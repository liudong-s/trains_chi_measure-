==> flow/design.v <==
module adder (
    input   clk,
    input [47:0] operand1,
    input [47:0] operand2,
    input         adder_en,
    output        [47:0] sum,
    output  reg      sum_vail
);
reg start;
reg [47:0] sum_out;
reg [47:0] operand1_buf;
reg [47:0] operand2_buf;
reg [15:0] operand1_1;
reg [15:0] operand2_1;
reg en1;
reg c_in1;
wire   vail1;
wire [15:0] result1;
wire c_out1;
reg [15:0] result1_buf;
reg [15:0] operand1_2;
reg [15:0] operand2_2;
reg en2;
reg c_in2;
wire vail2;
wire [15:0] result2;
wire c_out2;
reg [15:0] result2_buf;
reg [15:0] operand1_3;
reg [15:0] operand2_3;
reg en3;
reg c_in3;
wire vail3;
wire [15:0] result3;
wire c_out3;
assign sum = sum_out;
always@(posedge clk) begin
    if(adder_en)begin   
        operand1_buf  <= operand1;
        operand2_buf  <= operand2;  
        start <= 1'b1;
    end
    else start <= 1'b0;
end
always@(posedge clk) begin
    if(start) begin
        en1 <= 1'b1;
        operand1_1 <= operand1_buf[15:0];
        operand2_1 <= operand2_buf[15:0];
        c_in1 <= 1'b0;
    end
    else en1 <= 1'b0;
end
always@(posedge clk) begin
    if(vail1) begin
        result1_buf <= result1;
        en2 <= 1'b1;
        operand1_2 <= operand1_buf[31:16];
        operand2_2 <= operand2_buf[31:16];
        c_in2 <= c_out1;
    end
    else en2 <= 1'b0;
end
always@(posedge clk) begin
    if(vail2) begin
        result2_buf <= result2;
        en3 <= 1'b1;
        operand1_3 <= operand1_buf[47:32];
        operand2_3 <= operand2_buf[47:32];
        c_in3 <= c_out2;
    end
    else en3 <= 1'b0;
end
always@(posedge clk) begin
    if(vail3) begin
        sum_vail <= 1'b1;
        sum_out <= {result3,result2_buf,result1_buf};
    end
    else sum_vail <= 1'b0;
end
adderSub adderSub_i1
(
    .clk    (clk),
	.A      (operand1_1),
	.B      (operand2_1),      
    .en     (en1       ),
	.C_in   (c_in1     ),
    .vail   (vail1  ),
	.Result (result1),
	.C_out  (c_out1 )
);  
adderSub adderSub_i2
(
    .clk    (clk),
	.A      (operand1_2),
	.B      (operand2_2),      
    .en     (en2       ),
	.C_in   (c_in2     ),
    .vail   (vail2  ),
	.Result (result2),
	.C_out  (c_out2 )
); 
adderSub adderSub_i3
(
    .clk    (clk),
	.A      (operand1_3),
	.B      (operand2_3),      
    .en     (en3       ),
	.C_in   (c_in3     ),
    .vail   (vail3  ),
	.Result (result3),
	.C_out  (c_out3 )
);  
endmodule
`timescale 1ns / 1ps
module adderSub
(
    input clk,
	input [15:0]A,
	input [15:0]B,
    input en,
	input C_in,
    output reg vail,
	output [15:0] Result,
	output  C_out
);
reg [16:0] result_buf;
assign C_out = result_buf[16] ? 1:0;
assign Result = result_buf[15:0];
always@(posedge clk) begin
    if(en) begin
        result_buf <= A + B + C_in;  
        vail <= 1'b1;
    end
    else begin
        vail <= 1'b0;
        result_buf <= 17'd0;
    end
end
endmodule
Reports on adder
Tool output for the design above, in the order of the flow.
Line numbers count from 1 in the design file above.
Library cell names are shortened.
{"block": "design", "top": "adder", "clock": "clk", "cell_library": "sky130hd", "pvt_corner": "tt_025C_1v80"}

Word-level counts
Source: Yosys, flattened and elaborated, memories not mapped. Widths are those after wreduce; folded enables and synchronous resets count as part of the registers. Registers that Yosys merges into a memory's read port (data or address) are not register bits. Print and check cells do not count. Equal cells are merged and count once.
{"block": "bits", "register_bits": 332, "input_bits": 98, "out_inout_bits": 49, "elab_cells": 39}
{"block": "classes", "addsub": 5, "mux": 10}
{"block": "ops", "operator": "adder 16 x 16 -> 17 bit", "n": 2}
{"block": "ops", "operator": "adder 17 x 1 -> 17 bit", "n": 1}
{"block": "ops", "operator": "adder 16 x 1 -> 16 bit", "n": 1}
{"block": "ops", "operator": "adder 16 bit", "n": 1}
{"block": "ops", "operator": "2-to-1 mux 1 bit", "n": 10}

Logic depth
Depth = most cells in a row (Yosys ltp): at word level without a register or memory, in the mapped netlist without a sequential cell, where the memories' decode and read muxes count.
{"block": "logic_depth", "depth_word": 2, "abc_area": 0, "depth_mapped": 9, "ltp_nobuf": 9}

Mapped cells and area
Source: synth_stat.txt of the flow (Yosys; design flattened, memories mapped). It holds for the ABC_AREA given above (unset counts as 0); a run with the other value may have another netlist.
{"block": "by_type", "cell_type": "edfxtp_1", "n": 274, "area_total_um2": 8.23E+03}
{"block": "by_type", "cell_type": "dfxtp_1", "n": 58, "area_total_um2": 1.16E+03}
{"block": "by_type", "cell_type": "ha_1", "n": 45, "area_total_um2": 563.04}
{"block": "by_type", "cell_type": "and2_1", "n": 35, "area_total_um2": 218.96}
{"block": "by_type", "cell_type": "xnor2_1", "n": 21, "area_total_um2": 183.926}
{"block": "by_type", "cell_type": "a21oi_1", "n": 31, "area_total_um2": 155.149}
{"block": "by_type", "cell_type": "nand2_1", "n": 34, "area_total_um2": 127.622}
{"block": "by_type", "cell_type": "a21o_1", "n": 16, "area_total_um2": 120.115}
{"block": "by_type", "cell_type": "fa_1", "n": 5, "area_total_um2": 100.096}
{"block": "by_type", "cell_type": "o21ai_0", "n": 18, "area_total_um2": 90.086}
{"block": "by_type", "cell_type": "xor2_1", "n": 9, "area_total_um2": 78.826}
{"block": "by_type", "cell_type": "nor2_1", "n": 18, "area_total_um2": 67.565}
{"block": "by_type", "cell_type": "nand3_1", "n": 11, "area_total_um2": 55.053}
{"block": "by_type", "cell_type": "mux2i_1", "n": 5, "area_total_um2": 50.048}
{"block": "by_type", "cell_type": "nor2b_1", "n": 7, "area_total_um2": 43.792}
{"block": "by_type", "cell_type": "inv_1", "n": 11, "area_total_um2": 41.29}
{"block": "by_type", "cell_type": "a211oi_1", "n": 5, "area_total_um2": 37.536}
{"block": "by_type", "cell_type": "o21a_1", "n": 5, "area_total_um2": 37.536}
Not listed: further types 38, cells in them 75.
{"block": "synth_totals", "mapped_cells": 683, "synth_area_mm2": 0.0119277, "seqArea_mm2": 0.009389, "ffs": 332, "buffers": 9}
By module: a second synthesis without flattening, with its own total; a netlist apart from the flattened one above.
{"block": "hier_totals", "cells_unflattened": 676, "hier_area_mm2": 0.0118564}
Each row is one instance without its submodules.
{"block": "by_module", "mod": "adder", "instances": 1, "cells": 280, "mod_area_mm2": 0.0083317, "mod_seq_area_mm2": 0.008328}
{"block": "by_module", "mod": "adderSub", "instances": 3, "cells": 132, "mod_area_mm2": 0.0011749, "mod_seq_area_mm2": 0.0003603}

Path before layout
Path of least setup slack by OpenSTA after synthesis, without wires, with an ideal clock, recovery checks aside; 20% of the period is set as input and as output delay. Where synthesis merged equal registers, the netlist keeps one of their names.
{"block": "synth_timing", "kind": "reg2reg", "startpoint": "reg c_in2", "endpoint": "reg adderSub_i2.result_buf[16]", "tclk_ns": 2.32, "setup_time_ns": 0.116, "launch_ns": 0.000, "t_arrival_ns": 2.280, "required_time_ns": 2.204, "setup_slack_ns": -0.077, "path_delay_ns": 2.396, "stages": 9, "path_buffers": 0, "synth_period_reached_ns": 2.397}
"path_delay_ns" is the arrival time less input delay plus setup time.
"stages" counts driving pins, that of a launching flip-flop among them; a cell with two outputs on the path counts twice.
"synth_period_reached_ns" is the clock period less the worst setup slack; recovery checks do not enter. This is arithmetic on one report: input and output delays are still those of the set period (20% each).
Between the ends stands the longest chain of elaborated cells between them, by number of cells; it is not shown to be the way that was timed. Of several equally long chains one is given.
A line is the first line of the expression or statement that the cell stems from. Yosys adds cells for indexed reads and writes and turns some case tables into memories.
{"block": "synth_via", "cell_sequence": "edfxtp_1 > fa_1 > fa_1 > a21o_2 > a221oi_4 > nor2_2 > o22ai_2 > o221ai_1 > o211a_1", "elab_chain_cells": 1, "cone_cells": 1, "lines_between": 1, "classes_between": "add/sub: 1"}
{"block": "synth_rtl", "item": "start: declaration", "line": 24, "rtl": "reg c_in2;"}
{"block": "synth_rtl", "item": "start: assignment", "line": 60, "rtl": "c_in2 <= c_out1;"}
{"block": "synth_rtl", "item": "adder 17 x 1 -> 17 bit", "line": 132, "rtl": "result_buf <= A + B + C_in;"}
{"block": "synth_rtl", "item": "end: assignment", "line": 132}
{"block": "synth_rtl", "item": "end: assignment", "line": 137, "rtl": "result_buf <= 17'd0;"}
{"block": "synth_rtl", "item": "end: declaration", "line": 127, "rtl": "reg [16:0] result_buf;"}

Worst path after layout
Path of least setup slack in the final report of job 1 (OpenROAD, finished layout, wires in). Where an end is a register, its clock arrival counts in the times.
{"block": "layout_timing", "kind": "reg2reg", "startpoint": "reg c_in2", "endpoint": "reg adderSub_i2.result_buf[16]", "tclk_ns": 4.31, "setup_time_ns": 0.11, "launch_ns": 0.51, "t_arrival_ns": 3.06, "required_time_ns": 4.70, "setup_slack_ns": 1.64, "stages": 9, "path_buffers": 0}
Between the ends stands the longest chain of elaborated cells between them, by number of cells; it is not shown to be the way that was timed. Of several equally long chains one is given.
{"block": "layout_via", "cell_sequence": "edfxtp_1 > fa_1 > fa_1 > a21o_2 > a221oi_4 > nor2_2 > o22ai_2 > o221ai_1 > o211a_1", "elab_chain_cells": 1, "cone_cells": 1, "lines_between": 1, "classes_between": "add/sub: 1"}
{"block": "layout_rtl", "item": "start: declaration", "line": 24, "rtl": "reg c_in2;"}
{"block": "layout_rtl", "item": "start: assignment", "line": 60, "rtl": "c_in2 <= c_out1;"}
{"block": "layout_rtl", "item": "adder 17 x 1 -> 17 bit", "line": 132, "rtl": "result_buf <= A + B + C_in;"}
{"block": "layout_rtl", "item": "end: assignment", "line": 132}
{"block": "layout_rtl", "item": "end: assignment", "line": 137, "rtl": "result_buf <= 17'd0;"}
{"block": "layout_rtl", "item": "end: declaration", "line": 127, "rtl": "reg [16:0] result_buf;"}

2 stored runs of adder in the flow (synthesis by Yosys, layout by OpenROAD, sky130hd cells), in arbitrary order. Constraints: input delay and output delay 20% of the set period each, output load 0.01 pF.
"power_total_uw": no workload was simulated; the value follows from the tool's default switching activity.

{"run": "job 1", "settings": { "period_ns": 4.31, "CORE_UTILIZATION": 66, "SETUP_SLACK_MARGIN": 0.35, "PLACE_DENSITY_LB_ADDON": 0.05, "CORE_ASPECT_RATIO": 0.57, "CORE_MARGIN": 6, "GPL_TIMING_DRIVEN": 0, "CTS_CLUSTER_DIAMETER": 300, "SLEW_MARGIN": 30, "MAX_ROUTING_LAYER": "met5", "CAP_MARGIN": 20 }, "results": { "synthArea_mm2": 0.0119277, "design.die.area_mm2": 0.0215709, "stdcell_area_mm2": 0.0145364, "utilization_pct": 83.6, "timing.setup.ws_ns": 1.639, "final_hold_ws_ns": 0.369, "power_total_uw": 7009 }}
{"run": "job 2", "settings": { "period_ns": 2.48, "CORE_UTILIZATION": 49, "HOLD_SLACK_MARGIN": 0.12, "GPL_ROUTABILITY_DRIVEN": 0, "CTS_CLUSTER_SIZE": 65, "CTS_CLUSTER_DIAMETER": 352, "CAP_MARGIN": 0, "CORE_MARGIN": 2, "SLEW_MARGIN": 20 }, "results": { "synthArea_mm2": 0.0119277, "design.die.area_mm2": 0.0256064, "stdcell_area_mm2": 0.0141736, "utilization_pct": 58.8, "timing.setup.ws_ns": 0.113, "final_hold_ws_ns": 0.306, "power_total_uw": 10316 }}
